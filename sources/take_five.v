==> flow/design.v <==
`timescale 1ns / 1ps
module take_five(
    input clk,
    input reset,
    input start_break,  
    output reg [6:0] minutes = 5,
    output reg [6:0] seconds = 0
);
    reg [31:0] cnt = 0;
    reg running = 0;
    reg bb = 0;
    always @(posedge clk or negedge reset) begin
        if (~reset) begin
            minutes <= 5;
            seconds <= 0;
            cnt <= 0;
            running <= 0;
        end else if (start_break && !running && !bb) begin
            running <= 1;
            minutes <= 5;
            seconds <= 0;
        end else if (running) begin
            cnt <= cnt + 1;
            if (cnt >= 100000000) begin 
                cnt <= 0;
                if (seconds > 0) seconds <= seconds - 1;
                else if (minutes > 0) begin
                    seconds <= 59;
                    minutes <= minutes - 1;
                end else begin
                    running <= 0; 
                    bb <= 0;
                    end
            end
        end
    end
endmodule
Reports on take_five

Tool output for the design above, in the order of the flow.
Lines are those of the file above, counted from 1.
Operators carry their Yosys type and port widths (W data, S select, Z words).
The mark - stands for no value.

Top: take_five
Clock: clk
Cell library: sky130hd
Corner: tt_025C_1v80

Word-level counts

Source: Yosys, flattened and elaborated, memories not mapped. Widths are those after wreduce. Registers that Yosys merges into a memory's read port (data or address) are not register bits. Print and check cells do not count. Equal cells are merged and count once.

Flip-flop bits (word level): 47
Input bits: 3
Output and inout bits: 14

Add/subtract/negate cells: 3
Multiplexer cells: 16
$lt $le $gt $ge: 3
Reduce/logical cells: 9
Bitwise operators: 1
Equality and inequality tests: 1

Operators with widths:

| cell                    | number |
| $mux W7                 | 10 |
| $add A32 B1 Y32 const B | 1 |
| $ge A32 B27 Y1 const B  | 1 |
| $mux W32                | 1 |
| $sub A7 B1 Y7 const B   | 2 |
| $gt A7 B1 Y1 const B    | 2 |
| $reduce_bool A2 Y1      | 3 |
| $mux W1                 | 5 |
| $reduce_and A4 Y1       | 1 |
| $reduce_and A3 Y1       | 1 |
| $reduce_bool A3 Y1      | 1 |
| $ne A2 B2 Y1 const B    | 1 |
| $reduce_and A2 Y1       | 1 |
| $logic_and A1 B1 Y1     | 1 |
| $not A1 Y1              | 1 |
| $logic_not A1 Y1        | 1 |

Depth

Depth = most cells in a row (Yosys ltp): at word level without a register or memory, in the mapped netlist without a sequential cell, where the memories' decode and read muxes count.

Word-level depth: 6
ABC_AREA: 0
Depth in mapped cells: 7
Gate-level depth less buffers: 6

Netlist

Source: synth_stat.txt of the flow (Yosys; design flattened, memories mapped). It holds for the ABC_AREA given above (unset counts as 0); a run with the other value may have another netlist.

Chip area (Yosys): 0.0024849 mm²
Sequential area: 0.0011786 mm²
Mapped flip-flops: 47
Standard cells after synthesis: 264

Cells by type:

| cell                      | number |
| sky130_fd_sc_hd__dfrtp_1  | 45 |
| sky130_fd_sc_hd__xor2_1   | 15 |
| sky130_fd_sc_hd__nor2_1   | 33 |
| sky130_fd_sc_hd__nand3_1  | 18 |
| sky130_fd_sc_hd__nand2_1  | 22 |
| sky130_fd_sc_hd__nand4_1  | 12 |
| sky130_fd_sc_hd__nor3_1   | 13 |
| sky130_fd_sc_hd__ha_1     | 5 |
| sky130_fd_sc_hd__inv_1    | 15 |
| sky130_fd_sc_hd__a21oi_1  | 11 |
| sky130_fd_sc_hd__a311oi_1 | 6 |
| sky130_fd_sc_hd__dfstp_2  | 2 |
| sky130_fd_sc_hd__xnor2_1  | 6 |
| sky130_fd_sc_hd__mux2i_1  | 5 |
| sky130_fd_sc_hd__a31oi_1  | 6 |
| sky130_fd_sc_hd__and3_1   | 5 |
| sky130_fd_sc_hd__o21ai_0  | 6 |
| sky130_fd_sc_hd__nand4_4  | 1 |

Other cell types: 24; their cells: 38.

Worst setup path after synthesis

Source: OpenSTA report_checks on the synthesized netlist (no wires, ideal clock, input and output delay 20% of the period each), path of least setup slack; recovery checks are left aside. Register names are those of the netlist, which keeps one name where synthesis merged equal registers.

Path type: register to register
Start: reg minutes[1]
End: reg seconds[2]
Clock period: 1690 ps
Buffers on the path: 0
Stages: 7
Required time: 1607 ps
Library setup time: 83 ps
Time at the first pin: 0 ps
Arrival time: 1662 ps
Path slack: -55 ps
Delay of the path: 1745 ps
Period reached after synthesis: 1745 ps

"delay of the path" is the arrival time less input delay plus setup time.
"stages": output pins that drive a net of the path, with the launching flip-flop's if there is one; two outputs of one cell count as two.
"period reached after synthesis" is the clock period less the worst setup slack; recovery checks do not enter. This is arithmetic on one report: input and output delays are still those of the set period (20% each).
Between the ends stands the longest chain of elaborated cells between them, by number of cells; it is not shown to be the way that was timed. Of several equally long chains one is given.
A line is the first line of the expression or statement that the cell stems from. Yosys adds cells for indexed reads and writes and turns some case tables into memories.
At most two assigning lines are given for a register; there are more.

Cells stage by stage: sky130_fd_sc_hd__dfrtp_1 sky130_fd_sc_hd__inv_1 sky130_fd_sc_hd__ha_1 sky130_fd_sc_hd__nor4b_1 sky130_fd_sc_hd__nand3_1 sky130_fd_sc_hd__and3_1 sky130_fd_sc_hd__o22ai_1
Cells in the longest elaborated chain: 6

Ends and longest elaborated chain, after synthesis:

| item            | line | source |
| start, declared | 6    | `output reg [6:0] minutes = 5,` |
| start, assigned | 14   | `minutes <= 5;` |
| start, assigned | 29   | `minutes <= minutes - 1;` |
| $gt A7 B1 Y1    | 27   | `else if (minutes > 0) begin` |
| $mux W7         | 27   |  |
| $mux W7         | 26   | `if (seconds > 0) seconds <= seconds - 1;` |
| $mux W7         | 24   | `if (cnt >= 100000000) begin` |
| $mux W7         | 22   | `end else if (running) begin` |
| $mux W7         | 18   | `end else if (start_break && !running && !bb) begin` |
| end, assigned   | 15   | `seconds <= 0;` |
| end, assigned   | 26   |  |
| end, declared   | 7    | `output reg [6:0] seconds = 0` |

Timing after layout

Path of least setup slack in the final report of run 1 (OpenROAD, finished layout, wires in). Where an end is a register, its clock arrival counts in the times.
The path's times are printed in steps of 10 ps; the period is the one set.

Path type: register to register
Start: reg running
End: reg cnt[23]
Arrival time: 2430 ps
Path slack: 530 ps
Buffers on the path: 1
Required time: 2960 ps
Library setup time: 120 ps
Time at the first pin: 300 ps
Stages: 6
Clock period: 2780 ps

Between the ends stands the longest chain of elaborated cells between them, by number of cells; it is not shown to be the way that was timed. Of several equally long chains one is given.
At most two assigning lines are given for a register; there are more.

Cells stage by stage: sky130_fd_sc_hd__dfrtp_1 sky130_fd_sc_hd__inv_1 sky130_fd_sc_hd__nor4_1 sky130_fd_sc_hd__a211o_1 sky130_fd_sc_hd__buf_4 sky130_fd_sc_hd__nor2_1
Cells in the longest elaborated chain: 4

Ends and longest elaborated chain, after layout:

| item                | line | source |
| start, declared     | 10   | `reg running = 0;` |
| start, assigned     | 17   | `running <= 0;` |
| start, assigned     | 19   | `running <= 1;` |
| $logic_not A1 Y1    | 18   | `end else if (start_break && !running && !bb) begin` |
| $logic_and A1 B1 Y1 | 18   |  |
| $not A1 Y1          | -    |  |
| $reduce_and A2 Y1   | -    |  |
| end, assigned       | 16   | `cnt <= 0;` |
| end, assigned       | 23   | `cnt <= cnt + 1;` |
| end, declared       | 9    | `reg [31:0] cnt = 0;` |

--- measured runs ---
take_five through Yosys and OpenROAD on sky130hd: 2 stored runs, unordered, with their settings and measured results. The constraints put input and output delay at 20% of the set period each and load the outputs with 0.01 pF.
By "achieved clock period" is meant the clock period of the run minus its worst setup slack. This is arithmetic on one report: input and output delays are still those of the set period (20% each).
By "worst setup path time" is meant the share of the clock period that the worst setup path is allowed (20% is reserved at inputs, 20% at outputs), minus its slack. Clock arrival times at its registers enter into it.
By "power consumption" is meant OpenSTA's value without simulated activity: inputs other than the clock are taken to toggle once in ten clock periods, and the tool carries that through the logic.
"worst setup path time" is given in steps of 10 ps.
A setting shown as n/a is not set for that run.

| item                                         | run 1                | run 2                |
| period_ns                                    | 2.78                 | 2.83                 |
| CAP_MARGIN                                   | 20                   | 20                   |
| CORE_MARGIN                                  | 2                    | 7                    |
| CORE_UTILIZATION                             | 40                   | 23                   |
| SLEW_MARGIN                                  | 20                   | 20                   |
| SETUP_SLACK_MARGIN                           | n/a                  | 0.62                 |
| PLACE_DENSITY_LB_ADDON                       | n/a                  | 0.24                 |
| HOLD_SLACK_MARGIN                            | n/a                  | 0.06                 |
| CORE_ASPECT_RATIO                            | n/a                  | 1.32                 |
| CELL_PAD_IN_SITES_GLOBAL_PLACEMENT           | n/a                  | 0                    |
| CTS_CLUSTER_SIZE                             | n/a                  | 43                   |
| MIN_ROUTING_LAYER                            | n/a                  | met2                 |
| MAX_ROUTING_LAYER                            | n/a                  | met4                 |
| final utilization (%)                        | 47.6                 | 28.5                 |
| achieved clock period (ps)                   | 2247                 | 2063                 |
| setup TNS (ps)                               | 0                    | 0                    |
| standard-cell area of the final layout (mm²) | 0.0028327            | 0.0029854            |
| power consumption (mW)                       | 1.480                | 1.603                |
| worst setup slack after layout (ps)          | 533                  | 767                  |
| worst setup path time (ps)                   | 2250                 | 2060                 |
| kind of the worst setup path                 | register to register | register to register |
| chip area in the Yosys report (mm²)          | 0.0024849            | 0.0024849            |
| die size (mm²)                               | 0.0068583            | 0.0139384            |
--- end ---
