==> flow/design.v <==
module timer_control(
    input clk,
    input reset,
    input pause,
    input [1:0] time_sel,       
    output reg [6:0] minutes = 0,
    output reg [6:0] seconds = 0,
    output reg done  
);
    reg [1:0] last_time_sel;   
    reg [31:0] cnt = 0; 
    reg running = 0;
    reg pause_prev = 0;
    localparam TIMER_10_SEC = {7'd0, 7'd10};   
    localparam TIMER_20_MIN = {7'd20, 7'd0};   
    localparam TIMER_25_MIN = {7'd25, 7'd0};   
    localparam TIMER_30_MIN = {7'd30, 7'd0};   
    always @(posedge clk or negedge reset) begin
        if (~reset) begin
            minutes <=0;
            seconds <=0;
            cnt <= 0;
            running <= 0;
            pause_prev <= 0;
            done <= 0;
        end else begin
            if (time_sel != last_time_sel) begin  
                update_countdown(time_sel);
                last_time_sel <= time_sel;   
            end
            pause_prev <= pause;
            if (pause && !pause_prev)  
            running <= ~running; 
            if (running) begin
                cnt <= cnt + 1; 
                if (cnt >= 100000000) begin  
                    cnt <= 0;
                    if (seconds > 0) 
                    seconds <= seconds - 1;  
                    else if (minutes > 0) begin
                        seconds <= 59; 
                        minutes <= minutes - 1;
                    end else begin  
                        running <= 0;  
                        done <= 1; 
                        end                       
                end
                else 
                    done <=0;
            end
        end
    end
    task update_countdown(input [1:0] time_sel); 
        case (time_sel)
            2'b00: {minutes, seconds} <= TIMER_10_SEC;
            2'b01: {minutes, seconds} <= TIMER_20_MIN;
            2'b10: {minutes, seconds} <= TIMER_25_MIN;
            2'b11: {minutes, seconds} <= TIMER_30_MIN;
            default: {minutes, seconds} <= TIMER_20_MIN;
        endcase
    endtask
endmodule
; ---- Reports on timer_control
; The steps from the RTL of timer_control to its reports follow in flow order.
; Lines are those of the file above, counted from 1.
; Operators: Yosys type, input widths -> output width; for muxes data width and select width s.
; Library cell names are shortened.
; A cell with -- has no value.
[setup]
top_module = timer_control
clock_port = clk
cell_library = sky130hd
lib_corner = tt_025C_1v80

; ---- Word level
; Source: Yosys, flattened and elaborated, memories not mapped. Widths are those after wreduce. Registers that Yosys merges into a memory's read port (data or address) are not register bits. Print and check cells do not count. Equal cells are merged and count once.
[word_totals]
regBits = 51
output_inout_bits = 15
wordCells = 47
[op_classes]
addsub = 3
cmp = 3
n_eq = 6
n_mux = 21
logic = 1
reduce_and_logical = 6
[ops]
columns = operator, count
row1 = $mux 7, 10
row2 = $add 32x1->32 const B, 1
row3 = $ge 32x27->1 const B, 1
row4 = $mux 32, 1
row5 = $pmux 7 s4, 1
row6 = $sub 7x1->7 const B, 2
row7 = $gt 7x1->1 const B, 2
row8 = $pmux 7 s2, 1
row9 = $mux 1, 8
row10 = $eq 2x2->1 const B, 2
row11 = $ne 2x2->1 const B, 2
row12 = $reduce_and 3->1, 1
row13 = $reduce_or 3->1, 1
row14 = $eq 2x1->1 const B, 1
row15 = $ne 2x2->1, 1
row16 = $logic_not 2->1, 1
row17 = $reduce_and 2->1, 1
row18 = $logic_and 1x1->1, 1
row19 = $not 1->1, 1
row20 = $logic_not 1->1, 1

; ---- Logic depth
; Longest topological path by Yosys (ltp), each cell counted once; first at word level (registers and memories cut), then after technology mapping (sequential cells cut; the memories' decode and read muxes count).
[logic_depth]
ltp_word = 8
abc_area = 0
depth_mapped = 8

; ---- Synthesis result
; Yosys stat after the flow's synthesis: flattened, memories mapped to cells. It holds for the ABC_AREA given above (unset counts as 0); a run with the other value may have another netlist.
[by_type]
columns = type, count, area_total_um2
row1 = dfrtp_1, 49, 1.23E+03
row2 = nor2_1, 43, 161.405
row3 = xor2_1, 17, 148.893
row4 = and3_1, 13, 81.328
row5 = nand2_1, 19, 71.318
row6 = xnor2_1, 8, 70.067
row7 = nand4_1, 11, 68.816
row8 = ha_1, 5, 62.56
row9 = edfxtp_1, 2, 60.058
row10 = a21oi_1, 9, 45.043
row11 = o211ai_1, 6, 45.043
row12 = and2_1, 7, 43.792
row13 = nand3_1, 8, 40.038
row14 = a31oi_1, 6, 37.536
row15 = inv_1, 9, 33.782
row16 = nor2b_1, 5, 31.28
row17 = nor4_1, 5, 31.28
row18 = clkbuf_1, 8, 30.029
; Other cell types: 34; their cells: 60.
[synth_totals]
mapped_cells = 290
yosys_area_um2 = 2787.7
seqArea_um2 = 1286.2
flip_flops = 51
buf_cells = 13

; ---- Timing after synthesis
; OpenSTA on the mapped netlist: ideal clock, no wires. The path of least setup slack (recovery checks aside). Input and output delay are each 20% of the period. Register names are those of the netlist, which keeps one name where synthesis merged equal registers.
[synth_timing]
path_type = reg2reg
from = reg seconds[0]
to = reg minutes[5]
tclk_ns = 4.23
t_first_pin_ns = 0.000
t_arrival_ns = 2.241
t_required_ns = 4.110
path_slack_ns = 1.869
path_delay_ns = 2.361
driving_pins = 9
path_buffers = 1
period_less_setup_slack_ns = 2.361
; "path_delay_ns" is the arrival time less input delay plus setup time.
; "driving_pins" counts driving pins, that of a launching flip-flop among them; a cell with two outputs on the path counts twice.
; "period_less_setup_slack_ns" = period - worst setup slack (recovery checks aside). The figure is calculated, with input and output delays left at 20% of the set period.
; Between the ends stands the longest chain of elaborated cells between them, by number of cells; it is not shown to be the way that was timed. Of several equally long chains one is given.
; Each line given opens the expression or statement behind the cell; cells for indexed reads and writes are added by Yosys, which also makes memories of some case tables.
; At most two assigning lines are given for a register; there are more.
[synth_between]
cell_sequence = dfrtp_1 > inv_1 > ha_1 > or3b_4 > or4_1 > buf_2 > nor3b_4 > nand2_4 > a31o_1
elab_chain_len = 4
cells_between = 4
lines_between = 3
classes_between = 1 x compare; 3 x mux
[synth_rtl]
columns = element, line
row1 = start: declaration, 7  ; output reg [6:0] seconds = 0,
row2 = start: assignment, 21  ; seconds <=0;
row3 = start: assignment, 39  ; seconds <= seconds - 1;
row4 = $gt 7x1->1, 38  ; if (seconds > 0)
row5 = $mux 7, 38
row6 = $mux 7, 36  ; if (cnt >= 100000000) begin
row7 = $mux 7, 34  ; if (running) begin
row8 = end: assignment, 20  ; minutes <=0;
row9 = end: assignment, 42  ; minutes <= minutes - 1;
row10 = end: declaration, 6  ; output reg [6:0] minutes = 0,

; ---- Path in the finished layout
; Path of least setup slack in the final report of entry A (OpenROAD, finished layout, wires in). Where an end is a register, its clock arrival counts in the times.
[layout_timing]
path_type = reg2reg
from = reg seconds[0]
to = reg seconds[3]
tclk_ns = 4.79
t_first_pin_ns = 0.30
t_arrival_ns = 3.04
t_required_ns = 4.98
path_slack_ns = 1.95
driving_pins = 8
path_buffers = 0
; Between the ends stands the longest chain of elaborated cells between them, by number of cells; it is not shown to be the way that was timed. Of several equally long chains one is given.
; At most two assigning lines are given for a register; there are more.
[layout_between]
cell_sequence = dfrtp_1 > inv_1 > ha_1 > or3b_4 > nor4_1 > a21boi_0 > a21oi_1 > a2bb2oi_1
elab_chain_len = 4
cells_between = 5
lines_between = 4
classes_between = 1 x add/sub; 1 x compare; 3 x mux
[layout_rtl]
columns = element, line
row1 = start: declaration, 7  ; output reg [6:0] seconds = 0,
row2 = start: assignment, 21  ; seconds <=0;
row3 = start: assignment, 39  ; seconds <= seconds - 1;
row4 = $sub 7x1->7, 39
row5 = $mux 7, 38  ; if (seconds > 0)
row6 = $mux 7, 36  ; if (cnt >= 100000000) begin
row7 = $mux 7, 34  ; if (running) begin
row8 = end: assignment, 39
row9 = end: assignment, 41  ; seconds <= 59;
row10 = end: declaration, 7

; Flow measurements of timer_control on sky130hd: 2 stored runs with different settings, listed in no order. Input and output delays are each 20% of the period that was set; the output load is 0.01 pF.
; "period_less_ws_ns" means the clock period less the worst setup slack. The figure is calculated, with input and output delays left at 20% of the set period.
; "worstPathTime_ns" means the part of the period allowed to the worst setup path (the constraints hold back 20% at inputs and 20% at outputs) less its slack; where the path has registers, the arrival times of their clocks count too.
; "fin_power_w" rests on the timing tool's default activity at the inputs, not on a simulated workload.

[entry A: settings]
period_ns = 4.79
CORE_UTILIZATION = 32
PLACE_DENSITY_LB_ADDON = 0.2
CELL_PAD_IN_SITES_GLOBAL_PLACEMENT = 3
CELL_PAD_IN_SITES_DETAIL_PLACEMENT = 2
CAP_MARGIN = 5
SLEW_MARGIN = 15
MIN_ROUTING_LAYER = met1
CORE_MARGIN = 2
[entry A: results]
synth_area_um2 = 2787.7
fin_tns_ns = 0.000
timing.setup.ws_ns = 1.945
worstPathTime_ns = 2.84
worst_path_kind = reg2reg
post_route_stdcell_area_um2 = 3190.6
design_die_area_um2 = 9474.1
util_frac = 0.371
period_less_ws_ns = 2.845
fin_power_w = 0.0009777

[entry B: settings]
period_ns = 1.61
CORE_UTILIZATION = 30
PLACE_DENSITY_LB_ADDON = 0.26
CORE_ASPECT_RATIO = 1.29
CORE_MARGIN = 9
CELL_PAD_IN_SITES_GLOBAL_PLACEMENT = 0
GPL_TIMING_DRIVEN = 1
CTS_CLUSTER_SIZE = 53
SLEW_MARGIN = 30
CAP_MARGIN = 20
[entry B: results]
period_less_ws_ns = 2.161
worstPathTime_ns = 2.16
worst_path_kind = reg2reg
design_die_area_um2 = 13114.4
fin_tns_ns = -18.155
fin_power_w = 0.003377
post_route_stdcell_area_um2 = 4294.1
synth_area_um2 = 2787.7
util_frac = 0.478
timing.setup.ws_ns = -0.551
